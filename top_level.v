==> flow/design.v <==
module contador_num_time (
    input clk,  
    input enable_switch,  
    input reset_num,  
    output reg tick_segundo,  
    output reg [7:0] number  
);
initial begin
    tick_segundo = 0;
    number = 0;
end
parameter S = 50_000_000;  
reg [31:0] counter = 0;  
always @(posedge clk) begin
    if (!reset_num) begin
        counter <= 0;  
        number <= 0;  
        tick_segundo <= 0;  
    end else begin
        if (enable_switch) begin  
            if (counter == S - 1) begin  
                counter <= 0;  
                tick_segundo <= 1;  
                if (number == 99) begin  
                    number <= 0;  
                end else begin
                    number <= number + 1;  
                end
            end else begin  
                counter <= counter + 1;  
                tick_segundo <= 0;  
            end
        end else begin  
            counter <= 0;  
            tick_segundo <= 0;  
        end    
    end
end
endmodule
module driver_lcd (
    input clk,               
    input reset_num,           
    input [7:0] dado_a_enviar,  
    input rs_a_enviar,       
    input solicitar_escrita,  
    output reg [7:0] lcd_data_bus,  
    output reg lcd_en,              
    output reg lcd_rw,              
    output reg lcd_rs,              
    output reg escrita_concluida  
);
parameter VALOR_PULSO_MS = 50_000;
parameter IDLE = 0, PULSO_WRITE = 1, PULSO_WAIT = 2;
reg [1:0] estado_driver;  
reg [31:0] contador_pulso_ms;  
always @(posedge clk) begin
    if (!reset_num) begin  
        estado_driver <= IDLE;
        lcd_en <= 0;
        lcd_data_bus <= 0;
        lcd_rs <= 0;
        lcd_rw <= 0;  
        contador_pulso_ms <= 0;
        escrita_concluida <= 0;
    end else begin  
        lcd_rw <= 0;  
        escrita_concluida <= 0;  
        case (estado_driver)
            IDLE: begin
                lcd_en <= 0;  
                lcd_data_bus <= dado_a_enviar;  
                lcd_rs <= rs_a_enviar;          
                if (solicitar_escrita == 1) begin  
                    estado_driver <= PULSO_WRITE;
                    contador_pulso_ms <= 0;
                end
            end
            PULSO_WRITE: begin
                lcd_en <= 1;  
                if (contador_pulso_ms == (VALOR_PULSO_MS - 1)) begin  
                    estado_driver <= PULSO_WAIT;
                    contador_pulso_ms <= 0;
                end else begin
                    contador_pulso_ms <= contador_pulso_ms + 1;
                end
            end
            PULSO_WAIT: begin
                lcd_en <= 0;  
                if (contador_pulso_ms == (VALOR_PULSO_MS - 1)) begin  
                    estado_driver <= IDLE;
                    escrita_concluida <= 1;  
                end else begin
                    contador_pulso_ms <= contador_pulso_ms + 1;
                end
            end
            default: estado_driver <= IDLE;  
        endcase
    end
end
endmodule
module fsm_principal_lcd (
    input clk,                
    input reset_num,            
    input enable_switch,      
    output [7:0] lcd_data_bus_out,  
    output lcd_en_out,              
    output lcd_rw_out,              
    output lcd_rs_out               
);
wire tick_segundo;  
wire [7:0] number;     
wire escrita_driver_lcd_concluida;  
reg [7:0] dado_para_driver;      
reg rs_para_driver;              
reg solicitar_escrita_driver;    
contador_num_time contadores (
    .clk(clk),
    .reset_num(reset_num),       
    .enable_switch(enable_switch),    
    .tick_segundo(tick_segundo),  
    .number(number)              
);
driver_lcd driver_lcd (
    .clk(clk),
    .reset_num(reset_num),   
    .dado_a_enviar(dado_para_driver),
    .rs_a_enviar(rs_para_driver),
    .solicitar_escrita(solicitar_escrita_driver),
    .lcd_data_bus(lcd_data_bus_out),
    .lcd_en(lcd_en_out),
    .lcd_rw(lcd_rw_out),
    .lcd_rs(lcd_rs_out),
    .escrita_concluida(escrita_driver_lcd_concluida)
);
parameter S_INICIALIZAR_LCD_0 = 0,  
          S_INICIALIZAR_LCD_1 = 1,  
          S_INICIALIZAR_LCD_2 = 2,  
          S_INICIALIZAR_LCD_3 = 3,  
          S_INICIALIZAR_LCD_4 = 4,  
          S_ESPERAR_ATUALIZACAO = 5,  
          S_ENVIAR_COMANDO_POSICAO = 6,  
          S_ENVIAR_DIGITO_DEZENA = 7,  
          S_ENVIAR_DIGITO_UNIDADE = 8;  
reg [3:0] estado_principal;  
always @(posedge clk) begin
    if (!reset_num) begin  
        estado_principal <= S_INICIALIZAR_LCD_0;
        solicitar_escrita_driver <= 0;
    end else begin
        solicitar_escrita_driver <= 0;  
        case (estado_principal)
            S_INICIALIZAR_LCD_0: begin  
                dado_para_driver <= 8'h38;
                rs_para_driver <= 0;  
                solicitar_escrita_driver <= 1;
                if (escrita_driver_lcd_concluida == 1) estado_principal <= S_INICIALIZAR_LCD_1;
            end
            S_INICIALIZAR_LCD_1: begin  
                dado_para_driver <= 8'h0E;
                rs_para_driver <= 0;  
                solicitar_escrita_driver <= 1;
                if (escrita_driver_lcd_concluida == 1) estado_principal <= S_INICIALIZAR_LCD_2;
            end
            S_INICIALIZAR_LCD_2: begin  
                dado_para_driver <= 8'h01;
                rs_para_driver <= 0;  
                solicitar_escrita_driver <= 1;
                if (escrita_driver_lcd_concluida == 1) estado_principal <= S_INICIALIZAR_LCD_3;
            end
            S_INICIALIZAR_LCD_3: begin  
                dado_para_driver <= 8'h02;
                rs_para_driver <= 0;  
                solicitar_escrita_driver <= 1;
                if (escrita_driver_lcd_concluida == 1) estado_principal <= S_INICIALIZAR_LCD_4;
            end
            S_INICIALIZAR_LCD_4: begin  
                dado_para_driver <= 8'h06;
                rs_para_driver <= 0;  
                solicitar_escrita_driver <= 1;
                if (escrita_driver_lcd_concluida == 1) estado_principal <= S_ESPERAR_ATUALIZACAO;
            end
            S_ESPERAR_ATUALIZACAO: begin
                if (tick_segundo == 1) begin
                    estado_principal <= S_ENVIAR_COMANDO_POSICAO;
                end
            end
            S_ENVIAR_COMANDO_POSICAO: begin
                dado_para_driver <= 8'h80;
                rs_para_driver <= 0;  
                solicitar_escrita_driver <= 1;  
                if (escrita_driver_lcd_concluida == 1) estado_principal <= S_ENVIAR_DIGITO_DEZENA;
            end
            S_ENVIAR_DIGITO_DEZENA: begin
                dado_para_driver <= (number / 10) + 8'h30;
                rs_para_driver <= 1;  
                solicitar_escrita_driver <= 1;  
                if (escrita_driver_lcd_concluida == 1) estado_principal <= S_ENVIAR_DIGITO_UNIDADE;
            end
            S_ENVIAR_DIGITO_UNIDADE: begin
                dado_para_driver <= (number % 10) + 8'h30;
                rs_para_driver <= 1;  
                solicitar_escrita_driver <= 1;  
                if (escrita_driver_lcd_concluida == 1) estado_principal <= S_ESPERAR_ATUALIZACAO;  
            end
            default: estado_principal <= S_INICIALIZAR_LCD_0;  
        endcase
    end
end
endmodule
module top_level (
    input CLOCK_50,  
    input [0:0] KEY,       
    input [0:0] SW,  
    output [7:0] LCD_DATA,  
    output LCD_EN,          
    output LCD_RW,          
    output LCD_RS           
);
wire reset_n = !KEY[0];  
wire enable_sw_in = SW[0];  
fsm_principal_lcd fsm_principal_inst (
    .clk(CLOCK_50),
    .reset_num(reset_n),
    .enable_switch(enable_sw_in),
    .lcd_data_bus_out(LCD_DATA),
    .lcd_en_out(LCD_EN),
    .lcd_rw_out(LCD_RW),
    .lcd_rs_out(LCD_RS)
);
endmodule
Tool chain data of top_level
What the tools print for top_level, step after step.
Line numbers count from 1 in the design file above.
Cell names lack the library's common part.
{ "inputs": {"design": "top_level", "clock": "CLOCK_50", "lib": "sky130hd", "corner": "tt_025C_1v80"} }

Elaborated design
Counts by Yosys on the flattened word-level netlist (proc, flatten, opt, wreduce; memories kept). Register bits leave out memories and registers merged into their read ports (data or address). Print and check cells are left out.
{ "word_totals": {"regBits": 100, "latchBits": 0, "mem_bits_rw": 0, "rom_bits": 0, "clocked_rd_ports_x_width": 0, "mem_count": 0, "in_bits": 3} }
{ "classes": {"n_addsub": 5, "multipliers": 0, "n_div": 2, "n_cmp": 0, "equal": 25, "n_shift": 0, "mux": 24, "n_logic": 3, "reduce_logical": 20} }
{ "ops": {"columns": ["cell", "count"], "rows": [
  ["8-bit by 4-bit divider with 32-bit output (second input constant)", 1],
  ["8-bit by 4-bit modulo with 32-bit output (second input constant)", 1],
  ["32-bit case mux with 3-bit select", 1],
  ["32-bit two-way mux", 3],
  ["32-bit by 1-bit adder with 32-bit output (second input constant)", 2],
  ["8-bit case mux with 8-bit select", 1],
  ["32-bit by 16-bit equality test with 1-bit output (second input constant)", 1],
  ["32-bit by 26-bit equality test with 1-bit output (second input constant)", 1],
  ["4-bit case mux with 8-bit select", 1],
  ["4-bit two-way mux", 8],
  ["2-bit != test (second input constant)", 10],
  ["4-bit by 3-bit equality test with 1-bit output (second input constant)", 4],
  ["8-bit by 6-bit adder with 8-bit output (second input constant)", 2],
  ["2-bit OR reduction", 5],
  ["4-bit by 2-bit equality test with 1-bit output (second input constant)", 2],
  ["8-bit by 1-bit adder with 8-bit output (second input constant)", 1],
  ["8-bit by 7-bit equality test with 1-bit output (second input constant)", 1],
  ["8-bit AND reduction", 1],
  ["8-bit nonzero test", 1],
  ["8-bit OR reduction", 1],
  ["8-bit two-way mux", 1],
  ["2-bit AND reduction", 3],
  ["3-bit AND reduction", 2],
  ["6-bit OR reduction", 1],
  ["2-bit case mux with 3-bit select", 1],
  ["2-bit two-way mux", 3],
  ["2-bit by 1-bit != test with 1-bit output (second input constant)", 2],
  ["2-bit nonzero test", 2]
]} }
Other operator kinds: 11; their cells: 16.

Longest topological paths
Longest topological path by Yosys (ltp), each cell counted once; first at word level (registers and memories cut), then after technology mapping (sequential cells cut; the memories' decode and read muxes count).
{ "logic_depth": {"ltp_word": 4, "abc_area": 0, "ltp_mapped": 18, "depth_no_buf": 16} }

Synthesis result
The flow's flattened synthesis, as Yosys stat reports it; memories are mapped. The netlist is that of the ABC_AREA named above (0 if unset); the other value can give another one.
Totals and module areas in this step are rounded.
{ "synth_totals": {"mapped_cells": 638, "mapped_area_um2": 5520, "ffs": 106, "n_buf": 24} }
{ "types": {"columns": ["type", "count", "area_total_um2"], "rows": [
  ["dfxtp_1", 97, 1.94E+03],
  ["nor2_1", 124, 465.446],
  ["xor2_1", 42, 367.853],
  ["edfxtp_1", 9, 270.259],
  ["xnor2_1", 28, 245.235],
  ["mux2i_1", 21, 210.202],
  ["nand2_1", 40, 150.144],
  ["nand3_1", 29, 145.139],
  ["o21ai_0", 21, 105.101],
  ["a21oi_1", 20, 100.096],
  ["nand4_1", 15, 93.84],
  ["ha_1", 7, 87.584],
  ["and3_1", 12, 75.072],
  ["nor3_1", 12, 60.058],
  ["inv_1", 15, 56.304],
  ["nor4_1", 9, 56.304],
  ["or3_1", 9, 56.304],
  ["clkbuf_1", 14, 52.55]
]} }
Other cell types: 64; their cells: 114.
The figures by module come from a second, unflattened synthesis with its own total; it is not the netlist above.
{ "hier_totals": {"hier_cells": 680, "hier_area_um2": 5990} }
Rows give one instance, submodules left out.
{ "by_module": {"columns": ["module", "n_inst", "n_cells", "area_um2", "seq_area_um2"], "rows": [
  ["driver_lcd", 1, 245, 2220, 921],
  ["contador_num_time", 1, 230, 1970, 821],
  ["fsm_principal_lcd", 1, 204, 1790, 470],
  ["top_level", 1, 1, 3.8, 0.0]
]} }

Worst setup path after synthesis
Path of least setup slack by OpenSTA after synthesis, without wires, with an ideal clock, recovery checks aside; 20% of the period is set as input and as output delay. Where synthesis merged equal registers, the netlist keeps one of their names.
{ "synth_timing": {"kind": "register -> register", "from": "reg fsm_principal_inst.contadores.number[5]", "to": "reg fsm_principal_inst.dado_para_driver[7]", "clock_period_ns": 6.34, "setup_ns": 0.254, "launch_ns": 0.000, "arrival_ns": 3.746, "required_ns": 6.086, "slack_ns": 2.340, "path_delay_ns": 4.000, "driving_pins": 16, "n_path_buf": 1, "period_less_setup_slack_ns": 4.0} }
"path_delay_ns" is the arrival time less input delay plus setup time.
"driving_pins": output pins that drive a net of the path, with the launching flip-flop's if there is one; two outputs of one cell count as two.
"period_less_setup_slack_ns" is the clock period less the worst setup slack; recovery checks do not enter. This is arithmetic on one report: input and output delays are still those of the set period (20% each).
Between the ends stands the longest chain of elaborated cells between them, by number of cells; it is not shown to be the way that was timed. Of several equally long chains one is given.
A line is the first line of the expression or statement that the cell stems from. Yosys adds cells for indexed reads and writes and turns some case tables into memories.
A register here has more assigning lines than the two given.
{ "synth_between": {"path_cell_list": "dfxtp_1 -> buf_4 -> nor2_2 -> inv_1 -> ha_1 -> nand2b_1 -> o211ai_2 -> o211ai_4 -> o221a_4 -> a31oi_4 -> o21ai_2 -> a311o_1 -> or4b_4 -> a32oi_1 -> xor2_1 -> a21o_1", "elab_chain_cells": 3, "cone_cells": 5, "cone_lines": 3, "classes_between": "2 x add/sub; 2 x div; 1 x mux"} }
{ "synth_rtl": {"columns": ["item", "line_no", "rtl"], "rows": [
  ["start, declared", 6, "output reg [7:0] number"],
  ["start, assigned", 17, "number <= 0;"],
  ["start, assigned", 27, "number <= number + 1;"],
  ["8-bit by 4-bit modulo with 32-bit output", 200, "dado_para_driver <= (number % 10) + 8'h30;"],
  ["8-bit by 6-bit adder with 8-bit output", 200, null],
  ["8-bit case mux with 8-bit select", 151, "case (estado_principal)"],
  ["end, assigned", 194, "dado_para_driver <= (number / 10) + 8'h30;"],
  ["end, assigned", 200, null],
  ["end, declared", 113, "reg [7:0] dado_para_driver;"]
]} }

Worst path after layout
Path of least setup slack in the final report of flow run A (OpenROAD, finished layout, wires in). Where an end is a register, its clock arrival counts in the times.
{ "layout_timing": {"kind": "register -> register", "from": "reg fsm_principal_inst.contadores.number[5]", "to": "reg fsm_principal_inst.dado_para_driver[7]", "clock_period_ns": 6.47, "setup_ns": 0.24, "launch_ns": 0.34, "arrival_ns": 4.71, "required_ns": 6.57, "slack_ns": 1.86, "driving_pins": 15, "n_path_buf": 1} }
Between the ends stands the longest chain of elaborated cells between them, by number of cells; it is not shown to be the way that was timed. Of several equally long chains one is given.
A register here has more assigning lines than the two given.
{ "layout_between": {"path_cell_list": "dfxtp_1 -> buf_4 -> nor2_2 -> inv_1 -> ha_1 -> and2b_4 -> a211oi_1 -> o21ai_1 -> a31oi_4 -> o21ai_2 -> a311o_1 -> or4b_4 -> a32oi_1 -> xor2_1 -> a21o_1", "elab_chain_cells": 3, "cone_cells": 5, "cone_lines": 3, "classes_between": "2 x add/sub; 2 x div; 1 x mux"} }
{ "layout_rtl": {"columns": ["item", "line_no", "rtl"], "rows": [
  ["start, declared", 6, "output reg [7:0] number"],
  ["start, assigned", 17, "number <= 0;"],
  ["start, assigned", 27, "number <= number + 1;"],
  ["8-bit by 4-bit modulo with 32-bit output", 200, "dado_para_driver <= (number % 10) + 8'h30;"],
  ["8-bit by 6-bit adder with 8-bit output", 200, null],
  ["8-bit case mux with 8-bit select", 151, "case (estado_principal)"],
  ["end, assigned", 194, "dado_para_driver <= (number / 10) + 8'h30;"],
  ["end, assigned", 200, null],
  ["end, declared", 113, "reg [7:0] dado_para_driver;"]
]} }

Measured results for top_level: 2 stored runs of the Yosys and OpenROAD flow on sky130hd. The settings differ; the order carries no meaning. The constraints put input and output delay at 20% of the set period each and load the outputs with 0.01 pF.
"worst_path_time_ns" means the part of the period allowed to the worst setup path (the constraints hold back 20% at inputs and 20% at outputs) less its slack; where the path has registers, the arrival times of their clocks count too.
"fin_power_uw": no workload was simulated; the value follows from the tool's default switching activity.
Values from the reports are rounded here.
[
  {
    "run": "flow run A",
    "settings": { "period_ns": 6.47, "CORE_UTILIZATION": 34, "SETUP_SLACK_MARGIN": -0.15, "CORE_ASPECT_RATIO": 0.68, "CORE_MARGIN": 2, "ABC_AREA": 0, "GPL_TIMING_DRIVEN": 0, "CTS_CLUSTER_DIAMETER": 314, "CAP_MARGIN": 15, "SLEW_MARGIN": 35, "MAX_ROUTING_LAYER": "met5" },
    "results": { "utilization_pct": 39.2, "ws_setup_ns": 1.86, "synthesis_area_um2": 5520, "worst_path_time_ns": 4.61, "worst_path_kind": "register -> register", "tns_ns": 0.000, "fin_power_uw": 1320, "dieArea_um2": 17300, "worst_hold_slack_ns": 0.479 }
  },
  {
    "run": "flow run B",
    "settings": { "period_ns": 4.23, "CORE_UTILIZATION": 49, "SETUP_SLACK_MARGIN": 0.28, "CORE_ASPECT_RATIO": 0.77, "TNS_END_PERCENT": 5, "ABC_AREA": 1, "SLEW_MARGIN": 20, "CAP_MARGIN": 20, "CORE_MARGIN": 2 },
    "results": { "utilization_pct": 56.0, "worst_path_time_ns": 3.59, "worst_path_kind": "register -> register", "ws_setup_ns": 0.640, "dieArea_um2": 12600, "worst_hold_slack_ns": 0.453, "fin_power_uw": 1970, "tns_ns": 0.000, "synthesis_area_um2": 5760 }
  }
]
